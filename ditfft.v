==> flow/design.v <==
`timescale 1ns / 1ps
module bfly2_4(x,y,wr,wi,x0r,x0i,x1r,x1i); 
input signed [8:0]x,y;
input signed [8:0]wr,wi;
output[8:0]x0r,x0i,x1r,x1i;
wire [17:0]p1,p2;
assign p1=wr*y;
assign p2=wi*y;
assign x0r=x+p1[8:0];
assign x0i=p2[8:0];
assign x1r=x-p1[8:0];
assign x1i=-p2[8:0];
endmodule
`timescale 1ns / 1ps
module bfly4_4(xr,xi,yr,yi,wr,wi,x0r,x0i,x1r,x1i);  
input signed [8:0]xr,xi,yr,yi;
input signed [8:0]wr,wi;
output [8:0]x0r,x0i,x1r,x1i;
wire [17:0]p1,p2,p3,p4;
assign p1=wr*yr;
assign p2=wi*yi;
assign p3=wr*yi;
assign p4=wi*yr;
assign x0r=xr+p1[17:8]-p2[17:8];
assign x0i=xi+p3[17:8]+p4[17:8];
assign x1r=xr-p1[17:8]+p2[17:8];
assign x1i=xi-p3[17:8]-p4[17:8];
endmodule
`timescale 1 ns/1 ns
module dit_fft_8(clk_in,sel,yr,yi,ne_clk,led);
input clk_in;
input [2:0] sel;
output reg [8:0] yr,yi;
output reg ne_clk;
output reg [7:0] led;
reg [25:0] count;
always@(posedge clk_in)begin
count=count+1'b1;
if(count==50000000)begin
ne_clk=~ne_clk;
count=0;
end
end
wire [8:0] y0r,y1r,y2r,y3r,y4r,y5r,y6r,y7r,y0i,y1i,y2i,y3i,y4i,y5i,y6i,y7i;
wire [8:0] x20r,x20i,x21r,x21i,x22r,x22i,x23r,x23i,x24r,x24i,x25r,x25i,x26r,x26i,x27r,x27i;
wire [8:0] x10r,x10i,x11r,x11i,x12r,x12i,x13r,x13i,x14r,x14i,x15r,x15i,x16r,x16i,x17r,x17i;
wire [8:0] x0,x1,x2,x3,x4,x5,x6,x7;
parameter w0r=9'b1;
parameter w0i=9'b0;
parameter w1r=9'b010110101; 
parameter w1i=9'b101001011; 
parameter w2r=9'b0;
parameter w2i=9'b111111111; 
parameter w3r=9'b101001011; 
parameter w3i=9'b101001011; 
assign x0=9'b1; 
assign x1=9'b0; 
assign x2=9'b1; 
assign x3=9'b0; 
assign x4=9'b1; 
assign x5=9'b0; 
assign x6=9'b1; 
assign x7=9'b0; 
bfly2_4 s11(x0,x4,w0r,w0i,x10r,x10i,x11r,x11i);
bfly2_4 s12(x2,x6,w0r,w0i,x12r,x12i,x13r,x13i);
bfly2_4 s13(x1,x5,w0r,w0i,x14r,x14i,x15r,x15i);
bfly2_4 s14(x3,x7,w0r,w0i,x16r,x16i,x17r,x17i);
bfly2_4 s21(x10r,x12r,w0r,w0i,x20r,x20i,x22r,x22i);
bfly2_4 s22(x11r,x13r,w2r,w2i,x21r,x21i,x23r,x23i);
bfly2_4 s23(x14r,x16r,w0r,w0i,x24r,x24i,x26r,x26i);
bfly2_4 s24(x15r,x17r,w2r,w2i,x25r,x25i,x27r,x27i);
bfly2_4 s31(x20r,x24r,w0r,w0i,y0r,y0i,y4r,y4i);
bfly4_4 s32(x21r,x21i,x25r,x25i,w1r,w1i,y1r,y1i,y5r,y5i);
bfly2_4 s33(x22r,x26r,w2r,w2i,y2r,y2i,y6r,y6i);
bfly4_4 s34(x23r,x23i,x27r,x27i,w3r,w3i,y3r,y3i,y7r,y7i);
always@(posedge clk_in)
     case(sel)
   0:begin yr=y0r; yi=y0i;end
   1:begin yr=y1r; yi=y1i;end
   2:begin yr=y2r; yi=y2i;end
   3:begin yr=y3r; yi=y3i;end
   4:begin yr=y4r; yi=y4i;end
   5:begin yr=y5r; yi=y5i;end
   6:begin yr=y6r; yi=y6i;end
   7:begin yr=y7r; yi=y7i;end
  endcase
endmodule
* Tool chain data of dit_fft_8
Tool output for the design above, in the order of the flow. Line numbers count from 1 in the design file above. Operators carry their Yosys type and port widths (W data, S select, Z words). The mark -- stands for no value.
Design: top dit_fft_8, clock clk_in, library sky130hd, corner tt_025C_1v80

* Elaborated design
Counts by Yosys on the flattened word-level netlist (proc, flatten, opt, wreduce; memories kept). Register bits leave out memories and registers merged into their read ports (data or address); mux counts leave out enables and synchronous resets folded into registers. Print and check cells are left out. Cells with the same type and inputs are merged into one.
Bit counts: memory bits (writable) 0, latch bits 0, bits in registers 36, memory cells 0, input port bits 4, output and inout bits 27, memory bits (read-only) 0, word width x clocked read ports 0
Operators by class: reduce/logical cells 3, divide/modulo/power cells 0, $add $sub $neg 1, $lt $le $gt $ge 0, $mul 0, equality and inequality tests 8, shift-type cells 0, bitwise gates (word level) 1, muxes and demuxes 1
Operators by type and width (number):
- $add A26 B1 Y26 const B | 1
- $eq A26 B26 Y1 const B | 1
- $pmux W9 S2 | 1
- $eq A3 B3 Y1 const B | 4
- $eq A3 B2 Y1 const B | 2
- $reduce_or A6 Y1 | 1
- $eq A3 B1 Y1 const B | 1
- $logic_not A3 Y1 | 1
- $reduce_or A2 Y1 | 1
- $not A1 Y1 | 1

* Logic depth
Yosys ltp: most cells in a row. Word level: on the elaborated netlist, between registers, memories and ports. Mapped: between sequential cells and ports; inverters and the memories' decode and read muxes count.
Depth: word-level depth 3, ABC_AREA 0, depth in mapped cells 9, mapped depth without buffers 7

* Mapped cells and area
Source: synth_stat.txt of the flow (Yosys; design flattened, memories mapped). It holds for the ABC_AREA given above (unset counts as 0); a run with the other value may have another netlist. Totals and module areas in this step are rounded.
Mapped netlist: mapped flip-flops 28, synthesis area 1780 µm², standard cells after synthesis 209, buffer cells 35, sequential part of the area 571 µm²
Cells by type:
- sky130_fd_sc_hd__dfxtp_1 | number 27, total area 540.518 µm²
- sky130_fd_sc_hd__buf_4 | number 26, total area 195.187 µm²
- sky130_fd_sc_hd__xnor2_1 | number 11, total area 96.342 µm²
- sky130_fd_sc_hd__xor2_1 | number 8, total area 70.067 µm²
- sky130_fd_sc_hd__nand2_1 | number 17, total area 63.811 µm²
- sky130_fd_sc_hd__a21oi_1 | number 11, total area 55.053 µm²
- sky130_fd_sc_hd__nor4_1 | number 8, total area 50.048 µm²
- sky130_fd_sc_hd__nand4_1 | number 7, total area 43.792 µm²
- sky130_fd_sc_hd__nor2_1 | number 11, total area 41.29 µm²
- sky130_fd_sc_hd__nand3_1 | number 7, total area 35.034 µm²
- sky130_fd_sc_hd__nor3_1 | number 7, total area 35.034 µm²
- sky130_fd_sc_hd__o41ai_2 | number 2, total area 32.531 µm²
- sky130_fd_sc_hd__edfxtp_1 | number 1, total area 30.029 µm²
- sky130_fd_sc_hd__mux2i_1 | number 3, total area 30.029 µm²
- sky130_fd_sc_hd__and4_1 | number 3, total area 26.275 µm²
- sky130_fd_sc_hd__inv_1 | number 7, total area 26.275 µm²
- sky130_fd_sc_hd__nand4b_1 | number 3, total area 26.275 µm²
- sky130_fd_sc_hd__nand4_2 | number 2, total area 25.024 µm²
Other cell types: 31; their cells: 48. The figures by module come from a second, unflattened synthesis with its own total; it is not the netlist above.
Second synthesis, totals: cells (unflattened synthesis) 6886, area total of the unflattened synthesis 58800 µm²
Rows give one instance, submodules left out.
Modules:
- bfly2_4 | cells 366, area 2980 µm², times used 10
- bfly4_4 | cells 1436, area 12900 µm², times used 2
- dit_fft_8 | cells 354, area 3150 µm², times used 1

* Worst setup path after synthesis
Path of least setup slack by OpenSTA after synthesis, without wires, with an ideal clock, recovery checks aside; 20% of the period is set as input and as output delay. Where synthesis merged equal registers, the netlist keeps one of their names.
Timing post-synthesis: path kind register to register, start point register count[0], end point register ne_clk, setup slack -0.153 ns, library setup time 0.326 ns, delay of the path 2.672 ns, time at the first pin 0.000 ns, stages 9, required time 2.194 ns, period 2.52 ns, arrival time 2.346 ns, synthesis period reached 2.673 ns
"delay of the path" = arrival - input delay + setup time. "stages": output pins that drive a net of the path, with the launching flip-flop's if there is one; two outputs of one cell count as two. "synthesis period reached" = period - worst setup slack (recovery checks aside). The figure is calculated, with input and output delays left at 20% of the set period. Between the ends stands the longest chain of elaborated cells between them, by number of cells; it is not shown to be the way that was timed. Of several equally long chains one is given. Each line given opens the expression or statement behind the cell; cells for indexed reads and writes are added by Yosys, which also makes memories of some case tables.
On the way, post-synthesis: cell sequence sky130_fd_sc_hd__dfxtp_1 -> sky130_fd_sc_hd__ha_1 -> sky130_fd_sc_hd__clkbuf_1 -> sky130_fd_sc_hd__and3_1 -> sky130_fd_sc_hd__mux2i_1 -> sky130_fd_sc_hd__a2bb2oi_1 -> sky130_fd_sc_hd__or4_1 -> sky130_fd_sc_hd__or4b_1 -> sky130_fd_sc_hd__nor4_1, length of the longest elaborated chain 2, elaborated cells between the ends (all ways) 2, those cells by class 1 x add/sub; 1 x eq/ne
RTL lines, path post-synthesis:
- start: declaration | line 36 | reg [25:0] count;
- start: assignment | line 38 | count=count+1'b1;
- start: assignment | line 41 | count=0;
- $add A26 B1 Y26 | line 38
- $eq A26 B26 Y1 | line 39 | if(count==50000000)begin
- end: assignment | line 40 | ne_clk=~ne_clk;
- end: declaration | line 34 | output reg ne_clk;

* Timing after layout
Path of least setup slack in the final report of flow run 1 (OpenROAD, finished layout, wires in). Where an end is a register, its clock arrival counts in the times.
Timing after layout: path kind register to register, start point register count[3], end point register ne_clk, time at the first pin 0.28 ns, setup slack 0.40 ns, arrival time 2.92 ns, library setup time 0.32 ns, period 3.36 ns, required time 3.32 ns, stages 7
Between the ends stands the longest chain of elaborated cells between them, by number of cells; it is not shown to be the way that was timed. Of several equally long chains one is given.
On the way, after layout: cell sequence sky130_fd_sc_hd__dfxtp_1 -> sky130_fd_sc_hd__nand4_2 -> sky130_fd_sc_hd__o21ai_0 -> sky130_fd_sc_hd__nand2_1 -> sky130_fd_sc_hd__or4_1 -> sky130_fd_sc_hd__or4b_1 -> sky130_fd_sc_hd__nor4_1, length of the longest elaborated chain 2, elaborated cells between the ends (all ways) 2, those cells by class 1 x add/sub; 1 x eq/ne
RTL lines, path after layout:
- start: declaration | line 36 | reg [25:0] count;
- start: assignment | line 38 | count=count+1'b1;
- start: assignment | line 41 | count=0;
- $add A26 B1 Y26 | line 38
- $eq A26 B26 Y1 | line 39 | if(count==50000000)begin
- end: assignment | line 40 | ne_clk=~ne_clk;
- end: declaration | line 34 | output reg ne_clk;

Module dit_fft_8, platform sky130hd: 2 stored runs of the flow (Yosys, OpenROAD) with differing settings, in no particular order. Input and output delays are each 20% of the period that was set; the output load is 0.01 pF.
By "achieved clock period" is meant the clock period of the run minus its worst setup slack. This is arithmetic on one report: input and output delays are still those of the set period (20% each).
"allowed time less slack (worst setup path)": the worst setup path's part of the clock period (all of it between registers, 20% less for each end at a port) less its slack. A launch clock that arrives late makes it longer, a capture clock that arrives late makes it shorter.
"power consumption" is the tool's figure for a default switching activity; nothing was simulated.
Results are given in rounded form.

[flow run 1] flow files
==> flow/run.sh <==
#!/bin/bash
# the make line also repeats the synthesis and layout settings of config.mk as NAME=value (left out here)
make -C /OpenROAD-flow-scripts/flow DESIGN_CONFIG=/design/flow/config.mk WORK_HOME=/design/flow/orfs CLKGATE_MAP_FILE= finish
==> flow/config.mk <==
export PLATFORM = sky130hd
export DESIGN_NAME = dit_fft_8
export DESIGN_NICKNAME = dit_fft_8
export VERILOG_FILES = /design/flow/design.v
export SDC_FILE = /design/flow/constraint.sdc
export NUM_CORES = 4
export LEC_CHECK = 0
export CAP_MARGIN = 20
export CORE_MARGIN = 2
export CORE_UTILIZATION = 40
export SLEW_MARGIN = 20
==> flow/constraint.sdc <==
create_clock -name core_clock -period 3.36 [get_ports {clk_in}]
set_input_delay 0.6720 -clock core_clock [delete_from_list [all_inputs] [get_ports {clk_in}]]
set_output_delay 0.6720 -clock core_clock [all_outputs]
set_load 0.01 [all_outputs]

[flow run 1] result: post-layout utilization 0.427; power consumption 0.590 mW; lowest hold slack 0.492 ns; full die area 5000 µm²; worst setup slack after layout 0.396 ns; chip area in the Yosys report 1780 µm²; summed negative setup slack 0.000 ns; allowed time less slack (worst setup path) 2.96 ns; class of the worst setup path register to register; achieved clock period 2.964 ns; standard-cell area of the final layout 1840 µm²

[flow run 2] flow files
==> flow/run.sh <==
#!/bin/bash
# the make line also repeats the synthesis and layout settings of config.mk as NAME=value (left out here)
make -C /OpenROAD-flow-scripts/flow DESIGN_CONFIG=/design/flow/config.mk WORK_HOME=/design/flow/orfs CLKGATE_MAP_FILE= finish
==> flow/config.mk <==
export PLATFORM = sky130hd
export DESIGN_NAME = dit_fft_8
export DESIGN_NICKNAME = dit_fft_8
export VERILOG_FILES = /design/flow/design.v
export SDC_FILE = /design/flow/constraint.sdc
export NUM_CORES = 4
export LEC_CHECK = 0
export ABC_AREA = 1
export CAP_MARGIN = 5
export CELL_PAD_IN_SITES_DETAIL_PLACEMENT = 0
export CORE_MARGIN = 2
export CORE_UTILIZATION = 27
export GPL_TIMING_DRIVEN = 1
export MIN_ROUTING_LAYER = met1
export PLACE_DENSITY_LB_ADDON = 0.28
export SLEW_MARGIN = 20
export TNS_END_PERCENT = 70
==> flow/constraint.sdc <==
create_clock -name core_clock -period 3.08 [get_ports {clk_in}]
set_input_delay 0.6160 -clock core_clock [delete_from_list [all_inputs] [get_ports {clk_in}]]
set_output_delay 0.6160 -clock core_clock [all_outputs]
set_load 0.01 [all_outputs]

[flow run 2] result: post-layout utilization 0.288; power consumption 0.620 mW; lowest hold slack 0.484 ns; full die area 7990 µm²; worst setup slack after layout 0.698 ns; chip area in the Yosys report 1970 µm²; summed negative setup slack 0.000 ns; allowed time less slack (worst setup path) 2.38 ns; class of the worst setup path register to register; achieved clock period 2.382 ns; standard-cell area of the final layout 2060 µm²
